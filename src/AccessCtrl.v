==> flow/design.v <==
module AccessCtrl(Pass, B_bp, Bp_2, clk, rst, timeout, OneSec2, BO_2, reconfig, enable, enable2, win_rst, clear_load, clear_digit, clear_time, red_light, green_light, LED_1, LED_2, LED_3);
	input B_bp, Bp_2, clk, rst, timeout, OneSec2;
	input [3:0] Pass;
	output red_light, green_light, BO_2, enable, enable2, reconfig, win_rst, clear_load, clear_digit, clear_time, LED_1, LED_2, LED_3;
	reg red_light, green_light, BO_2, enable, enable2, reconfig, win_rst,clear_load, clear_digit, clear_time, LED_1, LED_2, LED_3;
	reg sfsg;
	reg [3:0] state;
	parameter First = 4'b0000, Second = 4'b0001;
	parameter Third = 4'b0010, Fourth = 4'b0011;
	parameter Check = 4'b0100, Approve = 4'b0101;
	parameter Deny = 4'b0110, LoadTimer = 4'b0111;
	parameter GameStart = 4'b1000, GameOver = 4'b1001;
	parameter GameStatus = 4'b1010, CheckStatus_1 = 4'b1011; 
	parameter Pause = 4'b1100, CheckStatus_2 = 4'b1101;
	always @(posedge clk)
		begin
		  if(rst == 0)
		    begin
		      state <=First;
		    end
		  else
		    begin
		      case(state)
			First:
			  begin
			    sfsg <= 1;
			    clear_digit <= 1;
			    clear_load <= 1;
			    clear_time <= 1;
			    BO_2 <= 0;
			    reconfig <= 0;
			    enable <= 0;
			    enable2 <= 0;
			    win_rst <= 1;
			    red_light <= 1;
		            green_light <= 0;
			    if (B_bp == 0)
			      begin
				state <= First;
			      end
			    else
			      begin
				if(Pass == 1)
				  begin
				  end
				else
				  begin
				    sfsg <= 0;
				  end
				state <= Second;
			      end
			  end
			Second:
			  begin
				 if (B_bp == 0)
			      begin
				state <= Second;
			      end
			    else
			      begin
				if(Pass == 2)
				  begin
				  end
				else
				  begin
				    sfsg <= 0;
				  end
				state <= Third;
			      end
			  end
			Third:
			  begin
            clear_digit <= 0;
				clear_load <= 0;
				clear_time <= 0;
			    if (B_bp == 0)
			      begin
				state <= Third;
			      end
			    else
			      begin
				if(Pass == 3)
				  begin
				  end
				else
				  begin
				    sfsg <= 0;
				  end
				state <= Fourth;
			      end
			  end
			Fourth:
			  begin
			    if (B_bp == 0)
			      begin
				state <= Fourth;
			      end
			    else
			      begin
				if(Pass == 4)
				  begin
				  end
				else
				  begin
				    sfsg <= 0;
				  end
				state <= Check;
			      end
			  end
			Check:
			  begin
			    if (sfsg == 1)
			      begin
				state <= Approve;
			      end
			    else
			      begin
			        state <= Deny;
			      end
			  end
			Deny:
			  begin
			    if (B_bp == 0)
			      begin
				state <= Deny;
			      end
			    else
			      begin
				state <= First;
			      end
			  end
			Approve:
			  begin
			    red_light <= 1'b0;
			    green_light <= 1'b1;
			    state <= LoadTimer;
				 clear_time <= 0;
			  end
			LoadTimer:
			  begin
			    clear_load <= 0;
			    reconfig <= 1;
			    win_rst <= 1;
			    LED_1<= 1;
			    if (B_bp == 1)
			      begin
				state <= GameStart;
			      end
			    else
			      begin
				state <= LoadTimer;
			      end			    
			  end
			GameStart:
			  begin
			    reconfig <= 0;
			    LED_2 <= 1;
			    LED_1 <= 0;
			    BO_2 <= Bp_2;
			    enable <= 1;
			    win_rst <= 0;
			    if(B_bp == 1)
			      begin			
				BO_2 <= 0;
			        enable <= 0;
				state <= GameStatus;
						enable2 <= 1; 
			      end
			    else if(timeout == 1)
			      begin
				state <= GameOver;
			      end
			    else
			      begin
				state <= GameStart;
			      end
			  end
			GameStatus:
			  begin
			    reconfig <= 0;
			    BO_2 <= 0;
			    if(OneSec2 == 1)
			      begin
			        enable2 <= 0;
			        clear_time <= 1;
					  state <= Pause;
			      end
			    else if(B_bp == 1)
			      begin
				state <= CheckStatus_1;
				clear_time <= 1;				
			      end
			    else
			      begin
				state <= GameStatus;
			      end
			   end			
			CheckStatus_1:
			  begin
			    state <= CheckStatus_2;
			  end
			CheckStatus_2:
			  begin
			    clear_time <= 0;
				 if(OneSec2 == 1)
			      begin
			        state <= Approve;
				clear_load <= 1;
			      end
			    else if(B_bp == 1)
			      begin
				state <= First;
			      end
			    else
			      begin
				state <= CheckStatus_2;
			      end			    
			  end
			Pause:
			  begin
			    if(B_bp == 1)
			      begin
				state <= GameStart;
				clear_load <=0;
				clear_time <= 0;
			      end
			    else
			      begin
				state <= Pause;
				clear_time <= 0;
			      end
			  end
			GameOver:
			  begin
			    reconfig <= 0;
			    LED_3 <= 1;
			    LED_2 <= 0;
			    BO_2 <= 0;
			    enable <= 0;
			    if(B_bp == 1)
			      begin
				state <= Approve;
				clear_load <= 1;
			      end
			    else
			      begin
				state <= GameOver;
			      end
			  end
			default:
			  begin
			    red_light <= 1'b1;
			    green_light <= 1'b0;
			    state <= First;
			  end
		      endcase
		    end
		end
endmodule
* Step by step through the tools: AccessCtrl
Tool output for the design above, in the order of the flow. Lines are those of the file above, counted from 1. Library cell names are shortened. The mark n/a stands for no value.
Inputs: top AccessCtrl, clock port clk, standard-cell library sky130hd, corner tt_025C_1v80

* Word-level counts
Counts by Yosys on the flattened word-level netlist (proc, flatten, opt, wreduce; memories kept). Register bits leave out memories and registers merged into their read ports (data or address). Print and check cells are left out.
Word-level totals: register bits 17, bits in latches 0, RAM bits 0, memory bits (read-only) 0, word width x clocked read ports 0, memories kept 0, bits of input ports 10, output and inout bits 13
Cells by class: add/sub/neg operators 0, $mul 0, div/mod/pow operators 0, order comparisons 0, equal/unequal tests 29, shift-type cells 0, multiplexer cells 44, bitwise logic cells 1, reductions and logical operators 31
Operator list (number):
- 4-bit case mux with 14-bit select | 1
- 4-bit equality test (second input constant) | 6
- 2-bit != test (second input constant) | 11
- 4-bit by 3-bit equality test with 1-bit output (second input constant) | 5
- 1-bit two-way mux | 19
- 1-bit case mux with 2-bit select | 9
- 2-bit AND reduction | 8
- 4-bit by 2-bit equality test with 1-bit output (second input constant) | 4
- 4-bit two-way mux | 4
- 2-bit nonzero test | 7
- 12-bit OR reduction | 1
- 3-bit two-way mux | 4
- 4-bit by 1-bit equality test with 1-bit output (second input constant) | 2
- 4-bit OR reduction | 2
- 8-bit AND reduction | 1
- 2-bit OR reduction | 3
- 3-bit nonzero test | 2
- 1-bit case mux with 3-bit select | 2
- 2-bit two-way mux | 3
- 5-bit AND reduction | 1
- 5-bit nonzero test | 1
- 1-bit case mux with 5-bit select | 1
- 4-bit zero test | 1
- 4-bit AND reduction | 1
- 4-bit nonzero test | 1
- 1-bit case mux with 4-bit select | 1
- 3-bit != test (second input constant) | 1
- 3-bit AND reduction | 1
Not listed: further kinds 2, cells in them 2.

* Depth
Longest topological path by Yosys (ltp), each cell counted once; first at word level (registers and memories cut), then after technology mapping (sequential cells cut; the memories' decode and read muxes count).
Logic depth: word-level depth 4, ABC_AREA 1, mapped depth 6, gate-level depth less buffers 6

* Synthesis result
Source: synth_stat.txt of the flow (Yosys; design flattened, memories mapped). It holds for the ABC_AREA given above (unset counts as 0); a run with the other value may have another netlist.
Mapped netlist: cells in the netlist 128, mapped area 1158.6 um^2, area of sequential cells 670.6 um^2, mapped flip-flops 27, buffers 3
Cells by type:
- edfxtp_1 | number 13, area in all 390.374 um^2
- dfxtp_1 | number 14, area in all 280.269 um^2
- nor2_1 | number 24, area in all 90.086 um^2
- inv_1 | number 19, area in all 71.318 um^2
- nand2_1 | number 15, area in all 56.304 um^2
- nand3_1 | number 8, area in all 40.038 um^2
- o22ai_1 | number 5, area in all 31.28 um^2
- nand4_1 | number 4, area in all 25.024 um^2
- a31oi_1 | number 3, area in all 18.768 um^2
- a21oi_1 | number 3, area in all 15.014 um^2
- buf_4 | number 2, area in all 15.014 um^2
- nor3_1 | number 3, area in all 15.014 um^2
- o211ai_1 | number 2, area in all 15.014 um^2
- a211oi_2 | number 1, area in all 12.512 um^2
- nand2_2 | number 2, area in all 12.512 um^2
- nor4_1 | number 2, area in all 12.512 um^2
- o22ai_2 | number 1, area in all 12.512 um^2
- buf_6 | number 1, area in all 11.261 um^2
Other cell types: 5; their cells: 6.

* Worst setup path after synthesis
Source: OpenSTA report_checks on the synthesized netlist (no wires, ideal clock, input and output delay 20% of the period each), path of least setup slack; recovery checks are left aside. Register names are those of the netlist, which keeps one name where synthesis merged equal registers.
Timing after synthesis: path kind flip-flop to flip-flop, start register state, end register green_light, period 1.63 ns, arrival 0.806 ns, slack 0.515 ns, delay of the path 1.115 ns, stages 4, path buffers 0, synthesis period reached 1.115 ns
"delay of the path" is the arrival time less input delay plus setup time. "stages": output pins that drive a net of the path, with the launching flip-flop's if there is one; two outputs of one cell count as two. "synthesis period reached" = period - worst setup slack (recovery checks aside). The figure is calculated, with input and output delays left at 20% of the set period. Where an end lacks its bit number, it is one bit of the signal, or one of the new flip-flops if synthesis recoded a state register. The rows between start and end are the longest chain of elaborated cells between them; the timing report does not say that the signal goes this way. Where chains are equally long, one stands for them. Each line given opens the expression or statement behind the cell; cells for indexed reads and writes are added by Yosys, which also makes memories of some case tables. A register here has more assigning lines than the two given. Only ways into the end's enable, where the timed path ends, are counted here.
Between the ends, after synthesis: path through dfxtp_1 nor2_1 nand4_1 nor2_1, cells in the longest elaborated chain 4
Ends and longest elaborated chain, after synthesis:
- start: declaration | line 7 | reg [3:0] state;
- start: assignment | line 19 | state <=First;
- start: assignment | line 39 | state <= First;
- 4-bit equality test | line 23 | case(state)
- 12-bit OR reduction
- 1-bit NOT
- 2-bit AND reduction
- end: assignment | line 36 | green_light <= 0;
- end: assignment | line 135 | green_light <= 1'b1;
- end: declaration | line 4 | output red_light, green_light, BO_2, enable, enable2, reconfig, win_rst, clear_load, clear_digit, clear_time, ...

Wiki page: AccessCtrl / flow data

Module AccessCtrl, platform sky130hd: 2 stored runs of the flow (Yosys, OpenROAD) with differing settings, in no particular order. Input and output delays are each 20% of the period that was set; the output load is 0.01 pF.
[stored run 1] settings: period_ns=1.43, CORE_UTILIZATION=62, SETUP_SLACK_MARGIN=0.05, PLACE_DENSITY_LB_ADDON=0.18, CELL_PAD_IN_SITES_GLOBAL_PLACEMENT=3, ABC_AREA=1, GPL_TIMING_DRIVEN=1, CTS_CLUSTER_SIZE=10, CTS_CLUSTER_DIAMETER=143, CAP_MARGIN=10, SLEW_MARGIN=25, CORE_MARGIN=2
[stored run 1] result: did not finish, placement stopped with FLW-0024
[stored run 2] settings: period_ns=2.77, CORE_UTILIZATION=48, SETUP_SLACK_MARGIN=-0.27, PLACE_DENSITY=0.93, CORE_ASPECT_RATIO=0.64, CORE_MARGIN=8, CELL_PAD_IN_SITES_GLOBAL_PLACEMENT=1, CELL_PAD_IN_SITES_DETAIL_PLACEMENT=2, ABC_AREA=0, GPL_TIMING_DRIVEN=0, SLEW_MARGIN=40, MAX_ROUTING_LAYER=met5, CAP_MARGIN=20
[stored run 2] result: did not finish, placement stopped with DPL-0033
