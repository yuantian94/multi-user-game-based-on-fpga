==> flow/design.v <==
module cdmod(rst, clear_digit, clk, switch_num3, switch_num4, reconfig, OneSec, timeout, num_out_1st, num_out_2nd);
input rst, clk, reconfig, OneSec, clear_digit;
input [3:0]switch_num3;
input [3:0]switch_num4;
output [3:0]num_out_1st;
output [3:0]num_out_2nd;
output timeout;
wire decrement, No_borrow;
wire port1, port2;
assign port1 = 1;
cdtimer FirstDigit(rst, clear_digit, clk, OneSec, No_borrow, reconfig, switch_num3, decrement, num_out_1st, timeout);
cdtimer SecondDigit(rst, clear_digit, clk, decrement, port1, reconfig, switch_num4, port2, num_out_2nd, No_borrow);
endmodule
module cdtimer(rst, clear_digit, clk, decrement_in, No_borrow_in, reconfig, num_in, decrement_out, num_out, No_borrow_out);
input rst, clk, decrement_in, reconfig, No_borrow_in, clear_digit;
input [3:0]num_in;
output decrement_out, No_borrow_out;
output [3:0]num_out;
reg decrement_out, No_borrow_out;
reg [3:0]num_out;
	always@(posedge clk) begin
	  if (rst == 0) begin
	    num_out <= 0;
	    decrement_out <= 0;
	    No_borrow_out <= 0;
	  end
	  else if (clear_digit == 1) begin
	    num_out <= 0;
	    decrement_out <= 0;
	    No_borrow_out <= 0;
	  end
	  else begin    
	    No_borrow_out <= 0;
	    if(reconfig == 1) begin
	      if(num_in > 9)begin
	      num_out <= 9;
	      end
	      else if(num_in == 0)begin
		    num_out <= num_in;
	      end
	      else begin
		    num_out <= num_in;
	      end
	    end
	    else begin
	     if(decrement_in == 1) begin
	       if(num_out != 0) begin
		 num_out <= num_out - 1;
	       end
	       else begin
		 if(No_borrow_in == 0) begin
		   num_out <= 9;
		   decrement_out <= 1;
		 end
		 else begin
		   decrement_out <= 0;
		   No_borrow_out <= 1;
		 end
	       end		  
	      end	  
	     else begin
	       if(num_out == 0 && No_borrow_in == 1)begin
	       No_borrow_out <= 1;
	       end
	       num_out <= num_out;
	       decrement_out <= 0;
	     end
           end
	  end
	end
endmodule  
# From RTL to reports: cdmod
# Tool output for the design above, in the order of the flow.
# Lines are those of the file above, counted from 1.
# Library cell names are shortened.
# A cell with - has no value.
[setup]
design = "cdmod"
clock_port = "clk"
lib = "sky130hd"
corner = "tt_025C_1v80"

# After elaboration
# Source: Yosys, flattened and elaborated, memories not mapped. Widths are those after wreduce. Registers that Yosys merges into a memory's read port (data or address) are not register bits. Print and check cells do not count. Equal cells are merged and count once.
[bits]
regBits = 11
inputBits = 13
out_inout_bits = 9
word_cells = 45
[classes]
addsub = 2
compare = 2
eq_ne = 2
muxes = 19
logic = 2
reduce_and_logical = 13
[ops]
columns = ["operator", "n"]
rows = [
  ["4-bit two-way mux", 9],
  ["1-bit two-way mux", 10],
  ["4-bit by 1-bit subtractor with 4-bit output with constant B", 2],
  ["4-bit greater-than comparator with constant B", 2],
  ["4-bit logical NOT", 2],
  ["4-bit nonzero test", 2],
  ["2-bit AND reduction", 3],
  ["2-bit nonzero test", 3],
  ["3-bit inequality test with constant B", 1],
  ["3-bit OR reduction", 1],
  ["1-bit inverter", 2],
  ["2-bit inequality test with constant B", 1],
  ["2-bit OR reduction", 1],
  ["1-bit logical AND", 1],
]

# Depth
# Longest topological path by Yosys (ltp), each cell counted once; first at word level (registers and memories cut), then after technology mapping (sequential cells cut; the memories' decode and read muxes count).
[logic_depth]
word_depth = 4
ABC_AREA = 0
ltp_mapped = 6
ltp_nobuf = 6

# Mapped cells and area
# Source: synth_stat.txt of the flow (Yosys; design flattened, memories mapped). It holds for the ABC_AREA given above (unset counts as 0); a run with the other value may have another netlist.
[types]
columns = ["cell_type", "n"]
rows = [
  ["dfxtp_1", 11],
  ["a21oi_1", 8],
  ["nand2b_1", 6],
  ["ha_1", 2],
  ["nor3b_2", 2],
  ["nor3_1", 4],
  ["o21ai_0", 4],
  ["or4b_1", 2],
  ["inv_1", 5],
  ["nor2_1", 5],
  ["a221oi_1", 2],
  ["a211oi_1", 2],
  ["or4_4", 1],
  ["a311o_1", 1],
  ["or3b_1", 1],
  ["xnor2_1", 1],
  ["a21boi_0", 1],
  ["a21o_1", 1],
]
# Not listed: further types 10, cells in them 12.
[mapped]
cell_count = 71
synth_area_um2 = 600.6
sequential_area_um2 = 220.2
flip_flops = 11
buf_cells = 2
# By module: a second synthesis without flattening, with its own total; a netlist apart from the flattened one above.
[hier_totals]
cells_unflattened = 91
area_unflattened_um2 = 701.9
# Rows give one instance, submodules left out.
[by_module]
columns = ["module", "instances", "cells", "mod_area_um2", "seq_area_um2"]
rows = [
  ["cdtimer", 2, 45, 349.1, 120.1],
  ["cdmod", 1, 1, 3.8, 0.0],
]

# Timing after synthesis
# Source: OpenSTA report_checks on the synthesized netlist (no wires, ideal clock, input and output delay 20% of the period each), path of least setup slack; recovery checks are left aside. Register names are those of the netlist, which keeps one name where synthesis merged equal registers.
[synth_timing]
kind = "reg-to-reg"
startpoint = "reg SecondDigit.num_out[0]"
endpoint = "reg SecondDigit.num_out[1]"
clock_period_ns = 2.09
setup_time_ns = 0.070
t_arrival_ns = 1.453
t_required_ns = 2.020
setup_slack_ns = 0.567
path_delay_ns = 1.523
path_stages = 6
path_buffers = 0
period_less_setup_slack_ns = 1.523
# "path_delay_ns" = arrival - input delay + setup time.
# "path_stages": output pins that drive a net of the path, with the launching flip-flop's if there is one; two outputs of one cell count as two.
# "period_less_setup_slack_ns" = period - worst setup slack (recovery checks aside). The figure is calculated, with input and output delays left at 20% of the set period.
# The rows between start and end are the longest chain of elaborated cells between them; the timing report does not say that the signal goes this way. Where chains are equally long, one stands for them.
# Each line given opens the expression or statement behind the cell; cells for indexed reads and writes are added by Yosys, which also makes memories of some case tables.
# At most two assigning lines are given for a register; there are more.
[synth_via]
path_cell_list = "dfxtp_1 inv_1 ha_1 or3b_1 a311o_1 a21oi_1"
elab_chain_len = 4
[synth_lines]
columns = ["item", "line", "source"]
rows = [
  ["start: declaration", 18, "output [3:0]num_out;"],
  ["start: assignment", 39, "num_out <= num_in;"],
  ["start: assignment", 42, "num_out <= num_in;"],
  ["4-bit by 1-bit subtractor with 4-bit output", 48, "num_out <= num_out - 1;"],
  ["4-bit two-way mux", 47, "if(num_out != 0) begin"],
  ["4-bit two-way mux", 46, "if(decrement_in == 1) begin"],
  ["4-bit two-way mux", 34, "if(reconfig == 1) begin"],
  ["end: assignment", 39, ""],
  ["end: assignment", 42, ""],
  ["end: declaration", 18, ""],
]

# Timing after layout
# From the final timing report of record 1: the path of least setup slack in the routed layout; clock arrival at registers is part of the times.
[layout_timing]
kind = "reg-to-output"
startpoint = "reg FirstDigit.num_out[2]"
endpoint = "out num_out_1st[2]"
clock_period_ns = 2.53
out_delay_ns = 0.51
t_arrival_ns = 1.25
t_required_ns = 2.02
setup_slack_ns = 0.77
path_stages = 2
path_buffers = 1
# At most two assigning lines are given for a register; there are more.
[layout_via]
path_cell_list = "dfxtp_1 clkdlybuf4s50_1"
elab_chain_len = 0
[layout_lines]
columns = ["item", "line", "source"]
rows = [
  ["start: declaration", 18, "output [3:0]num_out;"],
  ["start: assignment", 39, "num_out <= num_in;"],
  ["start: assignment", 42, "num_out <= num_in;"],
  ["end: declaration", 5, "output [3:0]num_out_1st;"],
]

# Measured data: module cdmod, platform sky130hd, 2 stored runs of the flow under differing settings, order arbitrary. Input and output delays are each 20% of the period that was set; the output load is 0.01 pF.
# "clock_period_reached_ns" = clock period - worst setup slack. The figure is calculated, with input and output delays left at 20% of the set period.
# "worst_path_ns" is the time allowed to the run's worst setup path (the clock period less input and output delay, where it has them) less its slack. Clock arrival times count: a late capture clock shortens it, a late launch clock lengthens it.
# By "power_w" is meant OpenSTA's value without simulated activity: inputs other than the clock are taken to toggle once in ten clock periods, and the tool carries that through the logic.

[[run]]
name = "record 1"
[run.settings]
period_ns = 2.53
CORE_UTILIZATION = 35
SETUP_SLACK_MARGIN = 0.42
PLACE_DENSITY = 0.35
CAP_MARGIN = 20
MAX_ROUTING_LAYER = "met4"
CORE_MARGIN = 2
SLEW_MARGIN = 20
[run.results]
ws_hold_ns = 0.594
setup_tns_ns = 0.000
clock_period_reached_ns = 1.759
die_um2 = 2063.4
final_util_frac = 0.55
worst_path_ns = 1.25
path_kind = "reg-to-output"
worstSetupSlack_ns = 0.771
power_w = 0.0003967
synthArea_um2 = 600.6
layout_stdcell_area_um2 = 857.1

[[run]]
name = "record 2"
[run.settings]
period_ns = 2.38
CORE_UTILIZATION = 56
SETUP_SLACK_MARGIN = 0.42
PLACE_DENSITY_LB_ADDON = 0.07
ABC_AREA = 0
CTS_CLUSTER_DIAMETER = 388
SLEW_MARGIN = 20
MIN_ROUTING_LAYER = "met2"
CAP_MARGIN = 20
CORE_MARGIN = 2
[run.results]
ws_hold_ns = 0.582
setup_tns_ns = 0.000
clock_period_reached_ns = 1.790
die_um2 = 1350.6
final_util_frac = 0.878
worst_path_ns = 1.31
path_kind = "reg-to-output"
worstSetupSlack_ns = 0.590
power_w = 0.000407
synthArea_um2 = 600.6
layout_stdcell_area_um2 = 845.8
